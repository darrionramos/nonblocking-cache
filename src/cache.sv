==> flow/design.v <==
module cache #(
    parameter DATA_WIDTH  = 32,
    parameter ADDR_WIDTH  = 16,
    parameter NUM_BLOCKS  = 8,
	parameter NUM_OPS     = 32,
    parameter BLOCK_DEPTH = 64   
) (
    input  logic clk,
    input  logic reset,
    input  logic read_enable,
    input  logic write_enable,
	input  logic received_request,
	input  logic [$clog2(NUM_OPS)-1:0] w_op,
	input  logic [$clog2(NUM_OPS)-1:0] r_op,
    input  logic [ADDR_WIDTH-1:0] w_address,
	input  logic [ADDR_WIDTH-1:0] r_address,
    input  logic [DATA_WIDTH-1:0] write_data,
	output logic [$clog2(NUM_OPS)-1:0]                    req_op,
	output logic [(ADDR_WIDTH - $clog2(NUM_BLOCKS))-1: 0] req_tag,
	output logic [$clog2(NUM_BLOCKS)-1: 0]                req_index,
	output logic                                          valid_request,
	output logic [DATA_WIDTH-1:0]      data_out,
	output logic [$clog2(NUM_OPS)-1:0] op_out,
	output logic                       stall_out,  
    output logic                       hit,
	output logic                       miss
);
    localparam BLOCK_INDEX_BITS = $clog2(NUM_BLOCKS);
    localparam TAG_BITS = ADDR_WIDTH - BLOCK_INDEX_BITS;
    logic [BLOCK_INDEX_BITS-1:0] w_index, r_index;
    logic [TAG_BITS-1:0] w_tag, r_tag;
    assign w_index = w_address[BLOCK_INDEX_BITS-1:0];
    assign w_tag = w_address[ADDR_WIDTH-1:ADDR_WIDTH-TAG_BITS];
	assign r_index = r_address[BLOCK_INDEX_BITS-1:0];
    assign r_tag = r_address[ADDR_WIDTH-1:ADDR_WIDTH-TAG_BITS];
    logic [DATA_WIDTH-1:0]        BLOCK_data[NUM_BLOCKS-1:0];
    logic [TAG_BITS-1:0]          BLOCK_tags[NUM_BLOCKS-1:0];
	logic [$clog2(NUM_OPS)-1:0]   BLOCK_ops [NUM_BLOCKS-1:0];
    logic valid[NUM_BLOCKS-1:0];  
	logic [BLOCK_INDEX_BITS-1:0] index_r;
    logic [TAG_BITS-1:0]         tag_r;
	logic [$clog2(NUM_OPS)-1:0]  op_r;
	logic received_request_r;
	logic sent_request;
	logic read_stall;
	logic stall_on_write;
	assign stall_out = read_stall || stall_on_write;
    always_ff @(posedge clk) begin
        if (reset) begin
            for (int i = 0; i < NUM_BLOCKS; i++) begin
                valid[i] = 0;
            end
			hit           <= 1'b0;
            miss          <= 1'b0;
			index_r       <= '0;
			op_r          <= '0;
			tag_r         <= '0;
			data_out      <= '0;
			op_out        <= '0;
			read_stall    <= '0;
			stall_on_write <= '0;
			req_index     <= '0;
			req_op        <= '0;
			req_tag       <= '0;
			received_request_r = 1'b0;
			valid_request <= 1'b0;
        end 
		else begin
            hit <= 0;
            miss <= 0;
			valid_request <= 0;
			stall_on_write <= 0;
			if (received_request) begin
				sent_request <= 1'b0;
				received_request_r = 1'b1;
			end
            if (write_enable) begin
				stall_on_write <= 1'b1;
                BLOCK_data[w_index%NUM_BLOCKS] <= write_data;
                BLOCK_tags[w_index%NUM_BLOCKS] <= w_tag;
				BLOCK_ops [w_index%NUM_BLOCKS] <= w_op;
                valid[w_index] <= 1;
				data_out <= write_data;
				op_out   <= w_op;
            end 
			else if (read_enable || read_stall) begin
				if (read_stall) begin
					if (received_request_r) begin
						read_stall    <= 1'b0;
						req_index     <= index_r;
						req_op        <= op_r;
						req_tag       <= tag_r;
						sent_request  <= 1'b1;
						valid_request <= 1'b1;
						received_request_r  = 1'b0;
					end
				end
				else begin
					tag_r   <= r_tag;
					op_r    <= r_op;
					index_r <= r_index;
					if (valid[r_index%NUM_BLOCKS] && BLOCK_tags[r_index%NUM_BLOCKS] == r_tag) begin
						hit <= 1;
						data_out <= BLOCK_data[r_index%NUM_BLOCKS];
						op_out   <= BLOCK_ops [r_index%NUM_BLOCKS];
					end 
					else begin
						miss <= 1;
						if (!received_request_r && sent_request)
							read_stall <= 1'b1;
						else begin
							req_index     <= r_index;
							req_op        <= r_op;
							req_tag       <= r_tag;
							sent_request  <= 1'b1;
							valid_request <= 1'b1;
							received_request_r  = 1'b0;
						end
					end
				end
            end
        end
    end
endmodule
From RTL to reports: cache --
The steps from the RTL of cache to its reports follow in flow order. Line numbers count from 1 in the design file above. Operators carry their Yosys type and port widths (W data, S select, Z words). Library cell names are shortened. A cell with - has no value.
Design: design top cache, clock input clk, cell library sky130hd, corner tt_025C_1v80

After elaboration --
Counts by Yosys on the flattened word-level netlist (proc, flatten, opt, wreduce). Print and check cells are left out. Cells with the same type and inputs are merged into one. Memory sizes are those after Yosys's memory passes, which may raise the word count (mostly to a power of two), join words into wider ones and drop unused or constant bits.
Operators by class: bitwise operators 3, eq/ne operators 19, multiplexer cells 59, reductions and logical operators 23
Operators with widths (count):
- $mux W32 | 6
- $mux W13 | 6
- $mux W5 | 10
- $mux W1 | 30
- $eq A3 B3 Y1 const B | 8
- $reduce_and A2 Y1 | 9
- $mux W3 | 6
- $eq A13 B13 Y1 | 1
- $eq A3 B2 Y1 const B | 4
- $pmux W1 S8 | 1
- $ne A2 B2 Y1 const B | 3
- $eq A3 B1 Y1 const B | 2
- $logic_not A3 Y1 | 2
- $reduce_and A3 Y1 | 2
- $reduce_and A5 Y1 | 1
- $reduce_bool A2 Y1 | 2
- $reduce_or A4 Y1 | 1
- $not A1 Y1 | 3
- $reduce_or A3 Y1 | 1
- $logic_and A1 B1 Y1 | 2
- $logic_or A1 B1 Y1 | 2
- $ne A2 B1 Y1 const B | 1
- $logic_not A1 Y1 | 1
Word-level totals: bits in writable memories 400, elaborated cells 130, output and inout port bits 62, memories 3, register bits 94
Memory list:
- BLOCK_data | words 8, bits a word 32, read ports 1, write ports 1, RTL line 36 | logic [DATA_WIDTH-1:0]        BLOCK_data[NUM_BLOCKS-1:0];
- BLOCK_tags | words 8, bits a word 13, read ports 1, write ports 1, RTL line 37 | logic [TAG_BITS-1:0]          BLOCK_tags[NUM_BLOCKS-1:0];
- BLOCK_ops | words 8, bits a word 5, read ports 1, write ports 1, RTL line 38 | logic [$clog2(NUM_OPS)-1:0] BLOCK_ops [NUM_BLOCKS-1:0];

Logic depth --
Yosys ltp: most cells in a row. Word level: on the elaborated netlist, between registers, memories and ports. Mapped: between sequential cells and ports; inverters and the memories' decode and read muxes count.
Depth: depth after elaboration 11, ABC_AREA 0, depth in mapped cells 12, depth with buffers taken out 8

After synthesis --
Yosys stat after the flow's synthesis: flattened, memories mapped to cells. It holds for the ABC_AREA given above (unset counts as 0); a run with the other value may have another netlist.
Cell types:
- edfxtp_1 | count 401, area in all 1.2E+04 sq um
- mux4_2 | count 91, area in all 2.05E+03 sq um
- dfxtp_1 | count 93, area in all 1.86E+03 sq um
- mux2i_1 | count 114, area in all 1.14E+03 sq um
- nand2_1 | count 108, area in all 405.389 sq um
- o21ai_0 | count 42, area in all 210.202 sq um
- nor2_1 | count 52, area in all 195.187 sq um
- o211ai_1 | count 21, area in all 157.651 sq um
- or2_2 | count 22, area in all 137.632 sq um
- clkbuf_1 | count 34, area in all 127.622 sq um
- a21oi_1 | count 24, area in all 120.115 sq um
- mux2_2 | count 8, area in all 90.086 sq um
- xor2_1 | count 7, area in all 61.309 sq um
- a21o_1 | count 8, area in all 60.058 sq um
- buf_12 | count 3, area in all 60.058 sq um
- buf_1 | count 15, area in all 56.304 sq um
- nor3_1 | count 7, area in all 35.034 sq um
- buf_4 | count 4, area in all 30.029 sq um
Other cell types: 30; their cells: 57.
Synthesis totals: chip area (Yosys) 19276.0 sq um, sequential area 13903.3 sq um, cells in the netlist 1111, buffers 63, mapped flip-flops 494

Timing after synthesis --
Source: OpenSTA report_checks on the synthesized netlist (no wires, ideal clock, input and output delay 20% of the period each), path of least setup slack; recovery checks are left aside. Register names are those of the netlist, which keeps one name where synthesis merged equal registers.
Timing path after synthesis: kind input to register, start input port write_enable, end memory BLOCK_data[0][0], setup time 522 ps, launch time at the first pin 2080 ps, driving pins on the path 3, data required time 9878 ps, path slack 3834 ps, delay of the path 4486 ps, period 10400 ps, external input delay 2080 ps, data arrival time 6044 ps, synthesis period reached 6566 ps
"delay of the path" is the arrival time less input delay plus setup time. "driving pins on the path" counts driving pins, that of a launching flip-flop among them; a cell with two outputs on the path counts twice. "synthesis period reached" is the clock period less the worst setup slack; recovery checks do not enter. This is arithmetic on one report: input and output delays are still those of the set period (20% each). Between the ends stands the longest chain of elaborated cells between them, by number of cells; it is not shown to be the way that was timed. Of several equally long chains one is given. Each line given opens the expression or statement behind the cell; cells for indexed reads and writes are added by Yosys, which also makes memories of some case tables. Only ways into the end's enable, where the timed path ends, are counted here.
Between the ends, after synthesis: cells stage by stage inv_1 or3_1 nor3_1, cells in the longest elaborated chain 2, elaborated cells between the ends (all ways) 4
RTL lines, path after synthesis:
- start, declared | RTL line 11 | input  logic write_enable,
- $mux W3 | RTL line 77 | if (write_enable) begin
- $mux W3 | RTL line 49 | if (reset) begin
- end, declared | RTL line 36 | logic [DATA_WIDTH-1:0]        BLOCK_data[NUM_BLOCKS-1:0];

Worst path after layout --
From the final timing report of stored run 1: the path of least setup slack in the routed layout; clock arrival at registers is part of the times. The path's times are printed in steps of 10 ps; the period is the one set.
Timing path after layout: kind input to register, start input port r_address[0], end register data_out[12], data required time 9590 ps, data arrival time 5300 ps, path slack 4290 ps, driving pins on the path 10, launch time at the first pin 1830 ps, setup time 140 ps, period 9170 ps, external input delay 1830 ps
Between the ends stands the longest chain of elaborated cells between them, by number of cells; it is not shown to be the way that was timed. Of several equally long chains one is given. A register here has more assigning lines than the two given.
Between the ends, after layout: cells stage by stage buf_6 mux4_2 mux2i_1 xnor2_1 nor4b_2 o2111ai_1 o41ai_4 buf_4 mux2i_1 nor2_1, cells in the longest elaborated chain 11, elaborated cells between the ends (all ways) 23
RTL lines, path after layout:
- start, declared | RTL line 16 | input logic [ADDR_WIDTH-1:0] r_address,
- $eq A3 B3 Y1 | RTL line 102 | if (valid[r_index%NUM_BLOCKS] && BLOCK_tags[r_index%NUM_BLOCKS] == r_tag) begin
- $pmux W1 S8 | RTL line 102
- $mux W1 | RTL line 87 | if (read_stall) begin
- $mux W1 | RTL line 86 | else if (read_enable || read_stall) begin
- $mux W1 | RTL line 77 | if (write_enable) begin
- $mux W1 | RTL line 49 | if (reset) begin
- $logic_and A1 B1 Y1 | RTL line 102
- $mux W32 | RTL line 102
- $mux W32 | RTL line 87
- $mux W32 | RTL line 86
- $mux W32 | RTL line 77
- end, assigned | RTL line 83 | data_out <= write_data;
- end, assigned | RTL line 104 | data_out <= BLOCK_data[r_index%NUM_BLOCKS];
- end, declared | RTL line 22 | output logic [DATA_WIDTH-1:0] data_out,

Subject: cache on sky130hd, stored results

Hello all,

Stored flow runs of cache (2 of them; Yosys, OpenROAD, sky130hd). They differ in their settings and are not a sequence. Constraints: input delay and output delay 20% of the set period each, output load 0.01 pF.
"period achieved" is the run's clock period less its worst setup slack. It is reckoned from that one timing run; input and output delays stay at 20% of the period that was set.
"time on the worst setup path": the worst setup path's part of the clock period (all of it between registers, 20% less for each end at a port) less its slack. A launch clock that arrives late makes it longer, a capture clock that arrives late makes it shorter.
By "overall power" is meant OpenSTA's value without simulated activity: inputs other than the clock are taken to toggle once in ten clock periods, and the tool carries that through the logic.
"time on the worst setup path" is given in steps of 10 ps.

* Stored run 1 | settings: period_ns 9.17; CORE_UTILIZATION 36; PLACE_DENSITY 0.81; CORE_MARGIN 9; GPL_ROUTABILITY_DRIVEN 1; CAP_MARGIN 35; SLEW_MARGIN 20 | results: overall power 4731 µW; setup TNS 0 ps; die footprint 62197.9 sq um; chip area after synthesis (Yosys) 19276.0 sq um; std-cell area (final layout) 23080.9 sq um; time on the worst setup path 3050 ps; worst setup path kind input to register; worst slack on setup checks 4289 ps; post-layout utilization 43.7 %; period achieved 4881 ps; worst hold slack after layout 456 ps
* Stored run 2 | settings: period_ns 5.88; CORE_UTILIZATION 42; PLACE_DENSITY_LB_ADDON 0.1; CORE_ASPECT_RATIO 1.1; CORE_MARGIN 2; CELL_PAD_IN_SITES_GLOBAL_PLACEMENT 1; CELL_PAD_IN_SITES_DETAIL_PLACEMENT 1; GPL_TIMING_DRIVEN 0; CTS_CLUSTER_DIAMETER 205; CAP_MARGIN 20; SLEW_MARGIN 20 | results: period achieved 4723 ps; die footprint 47625.9 sq um; worst hold slack after layout 447 ps; time on the worst setup path 3550 ps; worst setup path kind input to register; post-layout utilization 52.1 %; std-cell area (final layout) 23691.5 sq um; setup TNS 0 ps; overall power 7706 µW; worst slack on setup checks 1157 ps; chip area after synthesis (Yosys) 19276.0 sq um

Thanks
